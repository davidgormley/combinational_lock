==> flow/design.v <==
module PBCleanUp
	#(parameter comparePB = 13'd7499, holdVal = 13'd7500)    
	(  input PBin,                                           
		input clk5,
		input reset,
		output PBClean);                                     
	reg[12:0] count;
	reg[12:0] countNxt;
	wire holdOut;
	always@(posedge clk5)
        begin
            if(reset) count <= 13'd0;
            else count <= countNxt;
        end
    always@(PBin, count, holdOut)
        begin
            if (!PBin) countNxt = 13'd0;  
            else if(!holdOut) countNxt = count + 1'd1;
            else countNxt = count;
        end
    assign PBClean = (count == comparePB);
    assign holdOut = (count == holdVal);
endmodule
==> From RTL to reports: PBCleanUp <==
What the tools print for PBCleanUp, step after step.
Line numbers count from 1 in the design file above.
Library cell names are shortened.
{ "design": {"top": "PBCleanUp", "clk_port": "clk5", "library": "sky130hd", "lib_corner": "tt_025C_1v80"} }

==> After elaboration <==
Source: Yosys, flattened and elaborated, memories not mapped. Widths are those after wreduce. Registers that Yosys merges into a memory's read port (data or address) are not register bits. Print and check cells do not count. Equal cells are merged and count once.
{ "word_totals": {"register_bits": 13, "in_bits": 3, "out_inout_bits": 1, "elab_cells": 6} }
{ "classes": {"n_addsub": 1, "n_eq": 2, "n_logic": 1, "reduce_and_logical": 1} }
{ "op_table": {"columns": ["operator", "count"], "rows": [
  ["13-bit == test (second input constant)", 2],
  ["13-bit by 1-bit adder with 13-bit output (second input constant)", 1],
  ["2-bit OR reduction", 1],
  ["1-bit NOT", 1]
]} }

==> Logic depth <==
Depth = most cells in a row (Yosys ltp): at word level without a register or memory, in the mapped netlist without a sequential cell, where the memories' decode and read muxes count.
{ "depth": {"depth_word": 2, "ABC_AREA": 0, "ltp_mapped": 6, "ltp_nobuf": 6} }

==> Synthesis result <==
Yosys stat after the flow's synthesis: flattened, memories mapped to cells. It holds for the ABC_AREA given above (unset counts as 0); a run with the other value may have another netlist.
{ "types": {"columns": ["type", "count", "type_area_um2"], "rows": [
  ["dfxtp_1", 13, 260.25],
  ["xnor2_1", 4, 35.034],
  ["xor2_1", 4, 35.034],
  ["nor2_1", 9, 33.782],
  ["ha_1", 2, 25.024],
  ["nand2_1", 6, 22.522],
  ["nor4_4", 1, 21.27],
  ["nand3_1", 4, 20.019],
  ["nand4_1", 3, 18.768],
  ["nor3_1", 3, 15.014],
  ["o21ai_0", 3, 15.014],
  ["or4b_4", 1, 13.763],
  ["nor4_1", 2, 12.512],
  ["inv_1", 3, 11.261],
  ["a21oi_1", 2, 10.01],
  ["and4_2", 1, 10.01],
  ["mux2i_1", 1, 10.01],
  ["and3b_1", 1, 8.758]
]} }
Other cell types: 10; their cells: 10.
{ "mapped": {"cells": 73, "yosys_area_um2": 644.4, "sequential_area_um2": 260.2, "ff_cells": 13, "n_buf": 1} }

==> Path before layout <==
Source: OpenSTA report_checks on the synthesized netlist (no wires, ideal clock, input and output delay 20% of the period each), path of least setup slack; recovery checks are left aside. Register names are those of the netlist, which keeps one name where synthesis merged equal registers.
{ "synth_timing": {"path_type": "reg2out", "start": "reg count[5]", "end": "out PBClean", "clock_period_ps": 2010, "out_delay_ps": 402, "t_first_pin_ps": 0, "arrival_ps": 1416, "required_ps": 1608, "setup_slack_ps": 192, "delay_ps": 1416, "path_stages": 4, "n_path_buf": 0, "period_less_setup_slack_ps": 1818} }
"delay_ps" = arrival - input delay + setup time.
At an output port there is no setup time.
"path_stages": output pins that drive a net of the path, with the launching flip-flop's if there is one; two outputs of one cell count as two.
"period_less_setup_slack_ps" = period - worst setup slack (recovery checks aside). The figure is calculated, with input and output delays left at 20% of the set period.
Between the ends stands the longest chain of elaborated cells between them, by number of cells; it is not shown to be the way that was timed. Of several equally long chains one is given.
A line is the first line of the expression or statement that the cell stems from. Yosys adds cells for indexed reads and writes and turns some case tables into memories.
{ "synth_between": {"path_cell_list": "dfxtp_1 or4b_4 nor4_1 and3b_1", "elab_chain_len": 1, "cells_between": 1, "cone_lines": 1, "classes_between": "eq/ne (1)"} }
{ "synth_rtl": {"columns": ["element", "line_no", "source"], "rows": [
  ["start: declaration", 7, "reg[12:0] count;"],
  ["start: assignment", 12, "if(reset) count <= 13'd0;"],
  ["start: assignment", 13, "else count <= countNxt;"],
  ["13-bit == test", 21, "assign PBClean = (count == comparePB);"],
  ["end: declaration", 6, "output PBClean);"]
]} }

==> Worst path after layout <==
Path of least setup slack in the final report of run B (OpenROAD, finished layout, wires in). Where an end is a register, its clock arrival counts in the times.
The report prints the path's times to 10 ps; the period is as set.
{ "layout_timing": {"path_type": "reg2out", "start": "reg count[7]", "end": "out PBClean", "clock_period_ps": 2130, "out_delay_ps": 430, "t_first_pin_ps": 280, "arrival_ps": 1730, "required_ps": 1700, "setup_slack_ps": -20, "path_stages": 5, "n_path_buf": 1} }
Between the ends stands the longest chain of elaborated cells between them, by number of cells; it is not shown to be the way that was timed. Of several equally long chains one is given.
{ "layout_between": {"path_cell_list": "dfxtp_2 or4b_4 nor4_4 and3b_2 buf_6", "elab_chain_len": 1, "cells_between": 1, "cone_lines": 1, "classes_between": "eq/ne (1)"} }
{ "layout_rtl": {"columns": ["element", "line_no", "source"], "rows": [
  ["start: declaration", 7, "reg[12:0] count;"],
  ["start: assignment", 12, "if(reset) count <= 13'd0;"],
  ["start: assignment", 13, "else count <= countNxt;"],
  ["13-bit == test", 21, "assign PBClean = (count == comparePB);"],
  ["end: declaration", 6, "output PBClean);"]
]} }

Subject: flow runs of PBCleanUp

Hi,

PBCleanUp through Yosys and OpenROAD on sky130hd: 2 stored runs, unordered, with their settings and measured results. The constraints put input and output delay at 20% of the set period each and load the outputs with 0.01 pF.
By "worst_path_ps" is meant the share of the clock period that the worst setup path is allowed (20% is reserved at inputs, 20% at outputs), minus its slack. Clock arrival times at its registers enter into it.
"power_total_uw" is the tool's figure for a default switching activity; nothing was simulated.
"worst_path_ps" is given in steps of 10 ps.
[
  {
    "run": "run A",
    "settings": { "period_ns": 2.22, "CORE_UTILIZATION": 69, "PLACE_DENSITY_LB_ADDON": 0.05, "CORE_ASPECT_RATIO": 1.21, "TNS_END_PERCENT": 40, "GPL_TIMING_DRIVEN": 1, "CTS_CLUSTER_SIZE": 19, "CTS_CLUSTER_DIAMETER": 37, "SLEW_MARGIN": 5, "MIN_ROUTING_LAYER": "met2", "CAP_MARGIN": 20, "CORE_MARGIN": 2 },
    "outcome": "unfinished; error PDN-0185 in floorplanning"
  },
  {
    "run": "run B",
    "settings": { "period_ns": 2.13, "CORE_UTILIZATION": 22, "SETUP_SLACK_MARGIN": 0.37, "PLACE_DENSITY_LB_ADDON": 0.24, "CELL_PAD_IN_SITES_GLOBAL_PLACEMENT": 2, "TNS_END_PERCENT": 40, "CTS_CLUSTER_SIZE": 19, "CTS_CLUSTER_DIAMETER": 209, "MAX_ROUTING_LAYER": "met4", "CAP_MARGIN": 20, "CORE_MARGIN": 2, "SLEW_MARGIN": 20 },
    "results": { "power_total_uw": 417.1, "fin_util_frac": 0.291, "total_die_area_um2": 3377.9, "worst_path_ps": 1730, "critical_path_type": "reg2out", "timing.setup.tns_ps": -22, "fin_ws_ps": -22, "synth_chip_area_um2": 644.4 }
  }
]

Regards
