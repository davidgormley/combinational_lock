==> flow/design.v <==
module displayInt (input clk, rst,
					output reg [7:0] dig,    
					output [7:0] seg,        
					input unlock,            
					input override           
);
    wire[15:0] valLock = 16'hD0CE;       
	wire[15:0] valUnlock = 16'hAFDC;     
	wire[15:0] valBlock = 16'hBD0C;      
	reg[15:0] val;                       
	reg[11:0] control, controlNext;
	reg[3:0] valOut;
	assign seg[0] = 1'b1;                
	always@(posedge clk)
		begin
			controlNext <= control+1'd1;
			if(rst) control <= 12'd0;
			else control <= controlNext;
		end
	always@(control)
		case(control[11:10])             
			2'b00:	dig = 8'b11111110;
			2'b01:	dig = 8'b11111101;
			2'b10:	dig = 8'b11111011;
			2'b11:	dig = 8'b11110111;
		endcase
	always@(unlock, override, valBlock, valUnlock, valLock)
        begin   
            if(override) val = valBlock;
            else if(unlock) val = valUnlock; 	    
	        else val = valLock;
	    end
	always@(control, val)
		case(control[11:10])
			2'b00:	valOut = val[3:0];
			2'b01:	valOut = val[7:4];
			2'b10:	valOut = val[11:8];
			2'b11:	valOut = val[15:12];
		endcase
	hex2seg convert(.number(valOut), .pattern(seg[7:1]));
endmodule		
module hex2seg (
   input [3:0] number,       
   output reg [6:0] pattern );       
   always @ (number)
      case(number)
         4'h0:  pattern = 7'b0000001;   
         4'hA:  pattern = 7'b1000001;   
         4'hB:  pattern = 7'b1100000;   
         4'hC:  pattern = 7'b0110001;   
         4'hD:  pattern = 7'b1110001;   
         4'hE:  pattern = 7'b1111111;   
         4'hF:  pattern = 7'b0001001;   
         default: pattern = 7'b1111111;
      endcase   
endmodule 
# From RTL to reports: displayInt
# Tool output for the design above, in the order of the flow.
# Lines are those of the file above, counted from 1.
# Operators carry their Yosys type and port widths (W data, S select, Z words).
# Cell names lack the library's common part.
# Not given: n/a
[design] top_module="displayInt" clock_port="clk" cell_library="sky130hd" corner="tt_025C_1v80"

# Word-level counts
# Source: Yosys, flattened and elaborated, memories not mapped. Widths are those after wreduce; folded enables and synchronous resets count as part of the registers. Registers that Yosys merges into a memory's read port (data or address) are not register bits. Print and check cells do not count. Equal cells are merged and count once.
[op_classes] addsub=1 eq_ne=8 mux=5 reduce_and_logical=2
[op_table] op="$pmux W7 S6" count=1
[op_table] op="$pmux W8 S4" count=1
[op_table] op="$mux W15" count=2
[op_table] op="$eq A4 B4 Y1 const B" count=5
[op_table] op="$pmux W4 S4" count=1
[op_table] op="$add A12 B1 Y12 const B" count=1
[op_table] op="$eq A2 B2 Y1 const B" count=2
[op_table] op="$logic_not A4 Y1" count=1
[op_table] op="$eq A2 B1 Y1 const B" count=1
[op_table] op="$logic_not A2 Y1" count=1
[bits] register_bits=24 out_inout_bits=16 wordCells=18

# Depth
# Longest topological path by Yosys (ltp), each cell counted once; first at word level (registers and memories cut), then after technology mapping (sequential cells cut; the memories' decode and read muxes count).
[logic_depth] ltp_word=5 abc_area=0 ltp_mapped=4 mapped_depth_nobuf=4

# After synthesis
# Yosys stat after the flow's synthesis: flattened, memories mapped to cells. It holds for the ABC_AREA given above (unset counts as 0); a run with the other value may have another netlist.
[mapped] stdcells=91 yosys_area_um2=910.9 seqArea_um2=480.5 ff_cells=24 buf_cells=9
[types] cell_type="dfxtp_1" count=24 area_total_um2=480.461
[types] cell_type="nor2b_1" count=13 area_total_um2=81.328
[types] cell_type="xor2_1" count=7 area_total_um2=61.309
[types] cell_type="buf_4" count=6 area_total_um2=45.043
[types] cell_type="xnor2_1" count=4 area_total_um2=35.034
[types] cell_type="nor3_1" count=5 area_total_um2=25.024
[types] cell_type="nand3_1" count=4 area_total_um2=20.019
[types] cell_type="inv_1" count=4 area_total_um2=15.014
[types] cell_type="nand2_1" count=4 area_total_um2=15.014
[types] cell_type="ha_1" count=1 area_total_um2=12.512
[types] cell_type="nand2b_1" count=2 area_total_um2=12.512
[types] cell_type="nand4_2" count=1 area_total_um2=12.512
[types] cell_type="nor4_2" count=1 area_total_um2=12.512
[types] cell_type="nor2_1" count=3 area_total_um2=11.261
[types] cell_type="buf_2" count=2 area_total_um2=10.01
[types] cell_type="nand3_2" count=1 area_total_um2=10.01
[types] cell_type="o21ai_0" count=2 area_total_um2=10.01
[types] cell_type="a31o_2" count=1 area_total_um2=8.758
# Other cell types: 6; their cells: 6.
# The figures by module come from a second, unflattened synthesis with its own total; it is not the netlist above.
[unflattened] cells_unflattened=108 area_unflattened_um2=1044.8
# Each row is one instance without its submodules.
[modules] mod="displayInt" n_inst=1 n_cells=91 mod_area_um2=903.4 mod_seq_area_um2=480.5
[modules] mod="hex2seg" n_inst=1 n_cells=17 mod_area_um2=141.4 mod_seq_area_um2=0.0

# Timing after synthesis
# OpenSTA on the mapped netlist: ideal clock, no wires. The path of least setup slack (recovery checks aside). Input and output delay are each 20% of the period. Register names are those of the netlist, which keeps one name where synthesis merged equal registers.
[synth_path] path_type="register to output" start="reg control[11]" end="out seg[3]" period_ns=1.47 output_delay_ns=0.294 t_first_pin_ns=0.000 arrival_time_ns=1.205 t_required_ns=1.176 setup_slack_ns=-0.029 path_delay_ns=1.205 driving_pins=4 n_path_buf=2 synth_period_reached_ns=1.499
# "path_delay_ns" = arrival - input delay + setup time.
# A path that ends at an output port has no setup time.
# "driving_pins": output pins that drive a net of the path, with the launching flip-flop's if there is one; two outputs of one cell count as two.
# "synth_period_reached_ns" = period - worst setup slack (recovery checks aside). The figure is calculated, with input and output delays left at 20% of the set period.
# Between the ends stands the longest chain of elaborated cells between them, by number of cells; it is not shown to be the way that was timed. Of several equally long chains one is given.
# Each line given opens the expression or statement behind the cell; cells for indexed reads and writes are added by Yosys, which also makes memories of some case tables.
[synth_between] cell_sequence="dfxtp_1 > buf_2 > nor4_1 > buf_4" elab_chain_cells=4 cells_between=12
[synth_lines] item="start: declaration" line=11 source="reg[11:0] control, controlNext;"
[synth_lines] item="start: assignment" line=17 source="if(rst) control <= 12'd0;"
[synth_lines] item="start: assignment" line=18 source="else control <= controlNext;"
[synth_lines] item="$eq A2 B2 Y1" line=34 source="case(control[11:10])"
[synth_lines] item="$pmux W4 S4" line=34
[synth_lines] item="$eq A4 B4 Y1" line=46 source="case(number)"
[synth_lines] item="$pmux W7 S6" line=46
[synth_lines] item="end: declaration" line=3 source="output [7:0] seg,"

# Worst path after layout
# From the final timing report of entry B: the path of least setup slack in the routed layout; clock arrival at registers is part of the times.
[layout_path] path_type="register to output" start="reg control[11]" end="out seg[6]" period_ns=2.25 output_delay_ns=0.45 t_first_pin_ns=0.26 arrival_time_ns=1.81 t_required_ns=1.80 setup_slack_ns=-0.01 driving_pins=5 n_path_buf=1
# Between the ends stands the longest chain of elaborated cells between them, by number of cells; it is not shown to be the way that was timed. Of several equally long chains one is given.
[layout_between] cell_sequence="dfxtp_1 > nor2b_1 > a22oi_1 > a31o_2 > clkdlybuf4s50_1" elab_chain_cells=4 cells_between=12
[layout_lines] item="start: declaration" line=11 source="reg[11:0] control, controlNext;"
[layout_lines] item="start: assignment" line=17 source="if(rst) control <= 12'd0;"
[layout_lines] item="start: assignment" line=18 source="else control <= controlNext;"
[layout_lines] item="$eq A2 B2 Y1" line=34 source="case(control[11:10])"
[layout_lines] item="$pmux W4 S4" line=34
[layout_lines] item="$eq A4 B4 Y1" line=46 source="case(number)"
[layout_lines] item="$pmux W7 S6" line=46
[layout_lines] item="end: declaration" line=3 source="output [7:0] seg,"

# Measured results for displayInt: 2 stored runs of the Yosys and OpenROAD flow on sky130hd. The settings differ; the order carries no meaning. The constraints put input and output delay at 20% of the set period each and load the outputs with 0.01 pF.
# By "achieved_period_ns" is meant the clock period of the run minus its worst setup slack. This is arithmetic on one report: input and output delays are still those of the set period (20% each).
# "worst_path_allowed_less_slack_ns" means the part of the period allowed to the worst setup path (the constraints hold back 20% at inputs and 20% at outputs) less its slack; where the path has registers, the arrival times of their clocks count too.
# "power.total_mw" is the tool's figure for a default switching activity; nothing was simulated.
run="entry A" settings period_ns=2.7 CORE_UTILIZATION=54 PLACE_DENSITY_LB_ADDON=0.3 HOLD_SLACK_MARGIN=0.08 CORE_ASPECT_RATIO=1.34 CORE_MARGIN=3 CELL_PAD_IN_SITES_GLOBAL_PLACEMENT=0 CELL_PAD_IN_SITES_DETAIL_PLACEMENT=2 GPL_ROUTABILITY_DRIVEN=0 MIN_ROUTING_LAYER="met2" CAP_MARGIN=20 SLEW_MARGIN=20
run="entry A" outcome="unfinished; error DPL-0033 in placement"
run="entry B" settings period_ns=2.25 CORE_UTILIZATION=20 SETUP_SLACK_MARGIN=-0.15 PLACE_DENSITY_LB_ADDON=0.05 CELL_PAD_IN_SITES_DETAIL_PLACEMENT=0 GPL_TIMING_DRIVEN=1 CTS_CLUSTER_DIAMETER=106 MAX_ROUTING_LAYER="met5" CAP_MARGIN=20 CORE_MARGIN=2 SLEW_MARGIN=20
run="entry B" results fin_util_pct=26.3 final_hold_ws_ns=0.437 stdcell_area_um2=1154.9 worst_setup_slack_ns=-0.013 tns_ns=-0.013 final_die_area_um2=5110.1 yosys.chip_area_um2=910.9 worst_path_allowed_less_slack_ns=1.81 timing.worst_path_kind="register to output" achieved_period_ns=2.263 power.total_mw=0.7684
