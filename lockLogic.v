==> flow/design.v <==
module LockUnlock(
	input CleanPB,  
	input ToggleLock,  
	input reset,  
	input clk5,
	input override,  
	output reg unlock  
);
localparam LOCKED = 1'b0, UNLOCKED = 1'b1;  
assign ChangeState = ((ToggleLock && !override) || CleanPB);
reg curr_state = LOCKED, next_state;
always @ (curr_state, CleanPB, ToggleLock, ChangeState)   
	case (curr_state)
		LOCKED: if (ChangeState) next_state = UNLOCKED;
			else next_state = curr_state;
		UNLOCKED: if (ChangeState) next_state = LOCKED;
			else next_state = curr_state;
		default: next_state = curr_state;  
	endcase
always @ (posedge clk5)
	begin
		if (reset) curr_state <= LOCKED;  
		else curr_state <= next_state;
	end
always @ (curr_state)
	case (curr_state)
	LOCKED: unlock = 1'b0;  
	UNLOCKED: unlock = 1'b1;  
	endcase
endmodule
module attemptsLeftLED
                (   input clk5,
                    input reset,
                    input AttemptIn,         
					input CleanPB,           
					input LockPulse,         
                    output reg consq,        
                    output reg [2:0] attempts);  
    reg [2:0] currState, nextState;
    reg [24:0] count, countNxt;
    wire compare;                        
	wire AttemptsReset = (CleanPB || LockPulse);     
    localparam [1:0] ATTEMPT3 = 2'b00,
            ATTEMPT2 = 2'b01,
            ATTEMPT1 = 2'b10,
            NOATTEMPTS = 2'b11;
    always@(posedge clk5)
        begin
            if(reset)
                currState <= ATTEMPT3;      
            else
                currState <= nextState;
        end
    always@(currState, AttemptIn, AttemptsReset, compare)
        case(currState)
            ATTEMPT3: if (AttemptIn) nextState = ATTEMPT2;
							else if (AttemptsReset) nextState = ATTEMPT3;
                            else nextState = ATTEMPT3;
            ATTEMPT2: if (AttemptIn) nextState = ATTEMPT1;
							else if (AttemptsReset) nextState = ATTEMPT3;
                            else nextState = ATTEMPT2;
            ATTEMPT1:  if (AttemptIn) nextState = NOATTEMPTS;
							else if (AttemptsReset) nextState = ATTEMPT3;
                            else nextState = ATTEMPT1;
            NOATTEMPTS: if (compare) nextState = ATTEMPT3;
                            else nextState = NOATTEMPTS;
            default:        nextState = ATTEMPT3;
        endcase
    always@(currState)
        case(currState)
            ATTEMPT3:  begin
                            attempts = 3'b000;   
                            consq = 1'b0;
                        end
            ATTEMPT2:  begin
                            attempts = 3'b001;   
                            consq = 1'b0;
                        end
            ATTEMPT1:  begin
                            attempts = 3'b011;   
                            consq = 1'b0;
                        end
            NOATTEMPTS:  begin
                            attempts = 3'b111;   
                            consq = 1'b1;
                        end
            default:
                    begin    
                        attempts = 3'b000;
                        consq = 1'b0;
                    end               
        endcase
    always@(posedge clk5) 
        begin
                if(reset) count <= 25'b0;
                else count <= countNxt;
            end
    always@(count, compare, consq) 
        begin
            if(compare)countNxt = 25'b0;             
            else if(consq) countNxt = count + 1'b1;
            else countNxt = count;
        end        
    assign compare = (count == 25'd24999999);    
endmodule                    
module MainFSM #(parameter[4:0]
	CODE1 = 5'b10001,  
	CODE2 = 5'b10010,  
	CODE3 = 5'b10011,  
	CODE4 = 5'b10100,  
	CLEAR = 5'b11100,  
	ENTER = 5'b11110)  
(
	input newKey, clk5, reset, 
	input [4:0] keyCode, 
	input override, 
	output LockPulse, attempts, 
	output reg [3:0] pinOut 
	);
	reg [3:0] currState, nxtState;
	reg goodUnlock, badUnlock, lockRst, count, countNxt;
	wire compare, changeState;
	localparam 
		NOBUTT = 4'd0, 
		ONEBUTTG = 4'd1, 
		TWOBUTTG = 4'd2, 
		THREEBUTTG = 4'd3,
		FOURBUTTG = 4'd4,
		GOODENTER = 4'd5, 
		ONEBUTTB = 4'd6, 
		TWOBUTTB = 4'd7, 
		THREEBUTTB = 4'd8,
		FOURBUTTB = 4'd9,
		BADENTER = 4'd10; 
	always@(posedge clk5) 
		begin
			if(reset)
				currState = NOBUTT;
			else
				currState = nxtState;
		end
	assign changeState = (newKey&&(!override)); 
	always@(currState, keyCode, changeState, LockPulse, attempts) 
		case(currState)
			NOBUTT:		if(changeState && (keyCode == CLEAR)) nxtState = NOBUTT; 
								else if(changeState && (keyCode == CODE1)) nxtState = ONEBUTTG; 
								else if (changeState && (keyCode != ENTER)) nxtState = ONEBUTTB; 
								else nxtState = currState;
			ONEBUTTG:	if(changeState && (keyCode == CLEAR)) nxtState = NOBUTT; 
								else if(changeState && (keyCode == CODE2)) nxtState = TWOBUTTG; 
								else if (changeState && (keyCode != ENTER)) nxtState = TWOBUTTB; 
								else nxtState = currState;
			TWOBUTTG:	if(changeState && (keyCode == CLEAR)) nxtState = NOBUTT; 
								else if(changeState && (keyCode == CODE3)) nxtState = THREEBUTTG; 
								else if (changeState && (keyCode != ENTER)) nxtState = THREEBUTTB; 
								else nxtState = currState;
			THREEBUTTG:	if(changeState && (keyCode == CLEAR)) nxtState = NOBUTT; 
									else if(changeState && (keyCode == CODE4)) nxtState = FOURBUTTG; 
									else if (changeState && (keyCode != ENTER)) nxtState = FOURBUTTB; 
									else nxtState = currState;
			FOURBUTTG: 	if(changeState && (keyCode == CLEAR)) nxtState = NOBUTT; 
									else if(changeState && (keyCode == ENTER)) nxtState = GOODENTER; 
									else nxtState = currState;
			GOODENTER:	if(LockPulse) nxtState = NOBUTT; 
									else nxtState = GOODENTER;
			ONEBUTTB:	if(changeState && (keyCode == CLEAR)) nxtState = NOBUTT; 
								else  if (changeState && (keyCode != ENTER)) nxtState = TWOBUTTB; 
								else nxtState = currState;
			TWOBUTTB: 	if(changeState && (keyCode == CLEAR)) nxtState = NOBUTT; 
									else if (changeState && (keyCode != ENTER)) nxtState = THREEBUTTB; 
									else nxtState = currState;
			THREEBUTTB:	if(changeState && (keyCode == CLEAR)) nxtState = NOBUTT; 
									else if (changeState && (keyCode != ENTER)) nxtState = FOURBUTTB; 
									else nxtState = currState;
			FOURBUTTB:	if(changeState && (keyCode == CLEAR)) nxtState = NOBUTT; 
									else if(changeState && (keyCode == ENTER)) nxtState = BADENTER; 
									else nxtState = currState;
			BADENTER:	if(attempts) nxtState = NOBUTT; 
								else nxtState = BADENTER;
			default: nxtState = NOBUTT;
		endcase
		always@(currState) 
			case(currState)
				NOBUTT:		
							begin
								pinOut = 4'b0000; 
								goodUnlock = 1'b0;
								badUnlock = 1'b0;
							end
				ONEBUTTG:	
							begin
								pinOut = 4'b0001; 
								goodUnlock = 1'b0;
								badUnlock = 1'b0;
							end
				TWOBUTTG:	
							begin
								pinOut = 4'b0011; 
								goodUnlock = 1'b0;
								badUnlock = 1'b0;
							end
				THREEBUTTG:	
							begin
								pinOut = 4'b0111;  
								goodUnlock = 1'b0;
								badUnlock = 1'b0;
							end
				FOURBUTTG:	
							begin
								pinOut = 4'b1111;  
								goodUnlock = 1'b0;
								badUnlock = 1'b0;
							end
				GOODENTER:	
							begin
								pinOut = 4'b0000;
								goodUnlock = 1'b1; 
								badUnlock = 1'b0;
							end
				ONEBUTTB:	
							begin
								pinOut = 4'b0001; 
								goodUnlock = 1'b0;
								badUnlock = 1'b0;
							end
				TWOBUTTB:	
							begin
								pinOut = 4'b0011; 
								goodUnlock = 1'b0;
								badUnlock = 1'b0;
							end
				THREEBUTTB:	
							begin
								pinOut = 4'b0111; 
								goodUnlock = 1'b0;
								badUnlock = 1'b0;
							end
				FOURBUTTB:	
							begin
								pinOut = 4'b1111; 
								goodUnlock = 1'b0;
								badUnlock = 1'b0;
							end
				BADENTER:	
							begin
								pinOut = 4'b0000;
								goodUnlock = 1'b0;
								badUnlock = 1'b1; 
							end
				default:    
				            begin
				                pinOut = 4'b0000;
                                goodUnlock = 1'b0;
                                badUnlock = 1'b0;
			                 end
		endcase
	always@(posedge clk5) 
		begin
            if(reset) count <= 1'b0;
            else count <= countNxt;
        end
	always@(count, compare, goodUnlock, badUnlock) 
		begin
			if(compare)countNxt = 1'b0; 
			else if(goodUnlock || badUnlock) countNxt = count + 1'b1;  
			else countNxt = count;
		end
	assign compare = (count==1'b1); 
	assign LockPulse = (compare&&goodUnlock); 
	assign attempts = (compare&&badUnlock); 
endmodule
module lockLogic(
input clk5,
input reset,
input CleanPBPulse,
input newKey,
input [4:0] keyCode,
output [14:0] led,
output unlock,
output consq
);
wire LockPulse, AttemptPulse;
wire [3:0] PIN;
wire [2:0] AttemptsLED;
assign led[3:0] = PIN;  
assign led[8] = unlock;  
assign led[7:4] = 4'b0;
assign led[11:9] = 4'b0;  
assign led[14:12] = AttemptsLED;  
MainFSM#(  
       .CODE1(5'b10001),  
	   .CODE2(5'b10010),  
	   .CODE3(5'b10011),  
	   .CODE4(5'b10100),  
	   .CLEAR(5'b11100),  
	   .ENTER(5'b11110))  
    Main(
	   .clk5(clk5),
	   .reset(reset),
	   .newKey(newKey),  
	   .keyCode(keyCode),  
	   .LockPulse(LockPulse),  
	   .attempts(AttemptPulse),  
	   .pinOut(PIN),
	   .override(consq)  
);
LockUnlock LockToggle (  
	.clk5(clk5),
	.reset(reset),
	.CleanPB(CleanPBPulse),  
	.ToggleLock(LockPulse),  
	.override(consq),  
	.unlock(unlock));  
attemptsLeftLED AttemptsLeft (  
	.clk5(clk5),
	.reset(reset),
	.AttemptIn(AttemptPulse),  
	.consq(consq),  
	.CleanPB(CleanPBPulse),  
	.LockPulse(LockPulse),  
	.attempts(AttemptsLED)  
	);
endmodule
---- From RTL to reports: lockLogic ----
Tool output for the design above, in the order of the flow.
Lines are those of the file above, counted from 1.
Operators: Yosys type, input widths -> output width; for muxes data width and select width s.
A cell with -- has no value.
inputs
  top module .............................. lockLogic
  clock port .............................. clk5
  library ................................. sky130hd
  timing corner ........................... tt_025C_1v80

---- After elaboration ----
Counts by Yosys on the flattened word-level netlist (proc, flatten, opt, wreduce; memories kept). Print and check cells are left out. Cells with the same type and inputs are merged into one.
Memory sizes are those after Yosys's memory passes, which may raise the word count (mostly to a power of two), join words into wider ones and drop unused or constant bits.
bit counts
  elaborated cells ........................ 91
  memories ................................ 1
  memory bits (read-only) ................. 96
  bits in latches ......................... 0
  memory bits (writable) .................. 0
  register bits after elaboration ......... 34
  clocked read ports x word width ......... 6
  input port bits ......................... 9
  output and inout bits ................... 17
memory list
  name              depth  bits a word  rd ports  wr ports  line  RTL
  (name not given)  16     6            1         0         183   case(currState)
cells by class
  multiply operators ...................... 0
  divide/modulo/power cells ............... 0
  shift operators ......................... 0
  equality and inequality tests ........... 24
  order comparisons ....................... 0
  reduce/logical cells .................... 20
  $add $sub $neg .......................... 2
  bitwise logic cells ..................... 2
  muxes and demuxes ....................... 37
operator list
  operator               count
  $mux 4                 22
  $pmux 4 s11            1
  $eq 5x5->1 const B     6
  $add 25x1->25 const B  1
  $eq 25x25->1 const B   1
  $eq 4x3->1 const B     4
  $eq 4x4->1 const B     3
  $pmux 3 s4             1
  $logic_and 1x1->1      11
  $pmux 3 s3             1
  $mux 3                 3
  $eq 4x2->1 const B     2
  $ne 3x1->1 const B     2
  $eq 3x2->1 const B     2
  $ne 5x5->1 const B     1
  $mux 1                 5
  $eq 4x1->1 const B     1
  $ne 4x1->1 const B     1
  $logic_not 4->1        1
  $pmux 1 s2             2
  $mux 2                 2
  $logic_or 1x1->1       3
  $eq 3x1->1 const B     1
  $logic_not 3->1        1
  $reduce_and 3->1       1
  $reduce_or 3->1        1
  $not 1->1              2
  $reduce_or 2->1        1
Not listed: further kinds 2, cells in them 2.

---- Logic depth ----
Yosys ltp: most cells in a row. Word level: on the elaborated netlist, between registers, memories and ports. Mapped: between sequential cells and ports; inverters and the memories' decode and read muxes count.
depth
  depth after elaboration ................. 11
  ABC_AREA ................................ 0
  depth in mapped cells ................... 10
  depth with buffers taken out ............ 9

---- After synthesis ----
Source: synth_stat.txt of the flow (Yosys; design flattened, memories mapped). It holds for the ABC_AREA given above (unset counts as 0); a run with the other value may have another netlist.
cell types
  cell type                  count  area in all (um2)
  sky130_fd_sc_hd__dfxtp_1   41     820.787
  sky130_fd_sc_hd__nor2_1    42     157.651
  sky130_fd_sc_hd__xor2_1    17     148.893
  sky130_fd_sc_hd__nand3_1   18     90.086
  sky130_fd_sc_hd__nand2_1   20     75.072
  sky130_fd_sc_hd__nand4_1   12     75.072
  sky130_fd_sc_hd__xnor2_1   8      70.067
  sky130_fd_sc_hd__ha_1      5      62.56
  sky130_fd_sc_hd__buf_4     8      60.058
  sky130_fd_sc_hd__clkbuf_1  14     52.55
  sky130_fd_sc_hd__a21oi_1   9      45.043
  sky130_fd_sc_hd__o211ai_1  6      45.043
  sky130_fd_sc_hd__inv_1     10     37.536
  sky130_fd_sc_hd__nand2b_1  6      37.536
  sky130_fd_sc_hd__nor4_1    6      37.536
  sky130_fd_sc_hd__and3_1    5      31.28
  sky130_fd_sc_hd__a311o_1   3      30.029
  sky130_fd_sc_hd__o21a_1    4      30.029
Other cell types: 37; their cells: 59.
mapped netlist
  chip area (Yosys) ....................... 2384.8 um2
  buffer cells ............................ 23
  mapped flip-flops ....................... 41
  sequential area ......................... 820.8 um2
  cells in the netlist .................... 293
By module: a second synthesis without flattening, with its own total; a netlist apart from the flattened one above.
unflattened totals
  cell total of the unflattened synthesis .. 298
  area (unflattened synthesis) ............ 2482.4 um2
Each row is one instance without its submodules.
by module
  module           times used  area (um2)  seq. area (um2)  cells
  attemptsLeftLED  1           1371.3      580.6            159
  MainFSM          1           991.0       220.2            124
  lockLogic        1           63.8        0.0              9
  LockUnlock       1           56.3        20.0             6

---- Worst setup path after synthesis ----
OpenSTA on the mapped netlist: ideal clock, no wires. The path of least setup slack (recovery checks aside). Input and output delay are each 20% of the period. Register names are those of the netlist, which keeps one name where synthesis merged equal registers.
timing post-synthesis
  path type ............................... input-to-reg
  start ................................... input newKey
  end ..................................... register (no name shown)
  clock period ............................ 2.89 ns
  data arrival time ....................... 2.523 ns
  buffers on the path ..................... 1
  setup slack ............................. 0.227 ns
  external input delay .................... 0.578 ns
  data required time ...................... 2.750 ns
  setup time .............................. 0.140 ns
  stages .................................. 10
  delay of the path ....................... 2.085 ns
  time at the first pin ................... 0.578 ns
  period reached after synthesis .......... 2.663 ns
"delay of the path" is the arrival time less input delay plus setup time.
"stages": output pins that drive a net of the path, with the launching flip-flop's if there is one; two outputs of one cell count as two.
"period reached after synthesis" is the clock period less the worst setup slack; recovery checks do not enter. This is arithmetic on one report: input and output delays are still those of the set period (20% each).
Between the ends stands the longest chain of elaborated cells between them, by number of cells; it is not shown to be the way that was timed. Of several equally long chains one is given.
A line is the first line of the expression or statement that the cell stems from. Yosys adds cells for indexed reads and writes and turns some case tables into memories.
between the ends, post-synthesis
  cell sequence ........................... sky130_fd_sc_hd__nor2b_1 > sky130_fd_sc_hd__clkbuf_1 > sky130_fd_sc_hd__o21ai_0 > sky130_fd_sc_hd__and4bb_2 > sky130_fd_sc_hd__a311o_1 > sky130_fd_sc_hd__a21o_1 > sky130_fd_sc_hd__nand2b_1 > sky130_fd_sc_hd__ha_1 > sky130_fd_sc_hd__nand3_1 > sky130_fd_sc_hd__o211ai_1
  length of the longest elaborated chain .. 8
  elaborated cells between the ends (all ways) .. 34
  classes of those cells .................. eq/ne: 3; mux: 22; reduce/logical: 9
ends and longest elaborated chain, post-synthesis
  element              line  RTL
  from (decl)          276   input newKey,
  $logic_and 1x1->1    142   assign changeState = (newKey&&(!override));
  $logic_and 1x1->1    159   else if (changeState && (keyCode != ENTER)) nxtState = FOURBUTTB;
  $mux 4               159
  $mux 4               158   else if(changeState && (keyCode == CODE4)) nxtState = FOURBUTTG;
  $mux 4               157   THREEBUTTG: if(changeState && (keyCode == CLEAR)) nxtState = NOBUTT;
  $pmux 4 s11          144   case(currState)
  $mux 4 (2 in a row)  --

---- Timing after layout ----
From the final timing report of run 1: the path of least setup slack in the routed layout; clock arrival at registers is part of the times.
timing post-layout
  path type ............................... reg-to-reg
  start ................................... register AttemptsLeft.currState
  end ..................................... register (no name shown)
  setup time .............................. 0.08 ns
  buffers on the path ..................... 1
  clock period ............................ 1.84 ns
  data arrival time ....................... 2.40 ns
  data required time ...................... 2.04 ns
  stages .................................. 8
  time at the first pin ................... 0.28 ns
  setup slack ............................. -0.36 ns
An end named without its bit number is one bit of that signal or, where synthesis recoded a state register, one of its new flip-flops.
Between the ends stands the longest chain of elaborated cells between them, by number of cells; it is not shown to be the way that was timed. Of several equally long chains one is given.
between the ends, post-layout
  cell sequence ........................... sky130_fd_sc_hd__dfxtp_4 > sky130_fd_sc_hd__or3b_4 > sky130_fd_sc_hd__or4_1 > sky130_fd_sc_hd__a21o_1 > sky130_fd_sc_hd__a311oi_4 > sky130_fd_sc_hd__buf_4 > sky130_fd_sc_hd__nand3_2 > sky130_fd_sc_hd__o211ai_1
  length of the longest elaborated chain .. 11
  elaborated cells between the ends (all ways) .. 37
  classes of those cells .................. eq/ne: 4; mux: 23; reduce/logical: 10
ends and longest elaborated chain, post-layout
  element              line  RTL
  from (decl)          39    reg [2:0] currState, nextState;
  from (assign)        50    currState <= ATTEMPT3;
  from (assign)        52    currState <= nextState;
  $eq 3x2->1           70    case(currState)
  $mux 1               70
  $logic_not 1->1      142   assign changeState = (newKey&&(!override));
  $logic_and 1x1->1    142
  $logic_and 1x1->1    159   else if (changeState && (keyCode != ENTER)) nxtState = FOURBUTTB;
  $mux 4               159
  $mux 4               158   else if(changeState && (keyCode == CODE4)) nxtState = FOURBUTTG;
  $mux 4               157   THREEBUTTG: if(changeState && (keyCode == CLEAR)) nxtState = NOBUTT;
  $pmux 4 s11          144   case(currState)
  $mux 4 (2 in a row)  --

Data sheet: physical implementation of lockLogic

Top module lockLogic; platform sky130hd; tools Yosys and OpenROAD; 2 stored runs in no particular order. Input and output delays are each 20% of the period that was set; the output load is 0.01 pF.
"clock period achieved" means the clock period less the worst setup slack. The figure is calculated, with input and output delays left at 20% of the set period.
"critical path time" = time allowed to the worst setup path (clock period - input delay - output delay, where it has them) - its slack; a late launch clock adds to it, a late capture clock takes from it.
"power consumption" is the tool's figure for a default switching activity; nothing was simulated.

---- run 1 ----
settings
  period_ns = 1.84
  CORE_UTILIZATION = 25
  PLACE_DENSITY = 0.62
  CORE_ASPECT_RATIO = 0.68
  CTS_CLUSTER_SIZE = 72
  CAP_MARGIN = 20
  CORE_MARGIN = 2
  SLEW_MARGIN = 20
results
  lowest setup slack ...................... -0.358 ns
  final setup TNS ......................... -2.073 ns
  final design utilization ................ 37.7%
  worst hold slack after layout ........... 0.475 ns
  standard-cell area of the final layout .. 3500.9 um2
  die footprint ........................... 10351.1 um2
  clock period achieved ................... 2.198 ns
  Yosys chip area after synthesis ......... 2384.8 um2
  critical path time ...................... 2.20 ns
  class of the worst setup path ........... reg-to-reg
  power consumption ....................... 4.042 mW

---- run 2 ----
settings
  period_ns = 2.71
  CORE_UTILIZATION = 49
  CAP_MARGIN = 20
  CORE_MARGIN = 2
  SLEW_MARGIN = 20
results
  lowest setup slack ...................... 0.178 ns
  final setup TNS ......................... 0.000 ns
  final design utilization ................ 62.9%
  worst hold slack after layout ........... 0.491 ns
  standard-cell area of the final layout .. 2971.6 um2
  die footprint ........................... 5441.3 um2
  clock period achieved ................... 2.532 ns
  Yosys chip area after synthesis ......... 2384.8 um2
  critical path time ...................... 1.99 ns
  class of the worst setup path ........... input-to-reg
  power consumption ....................... 2.259 mW
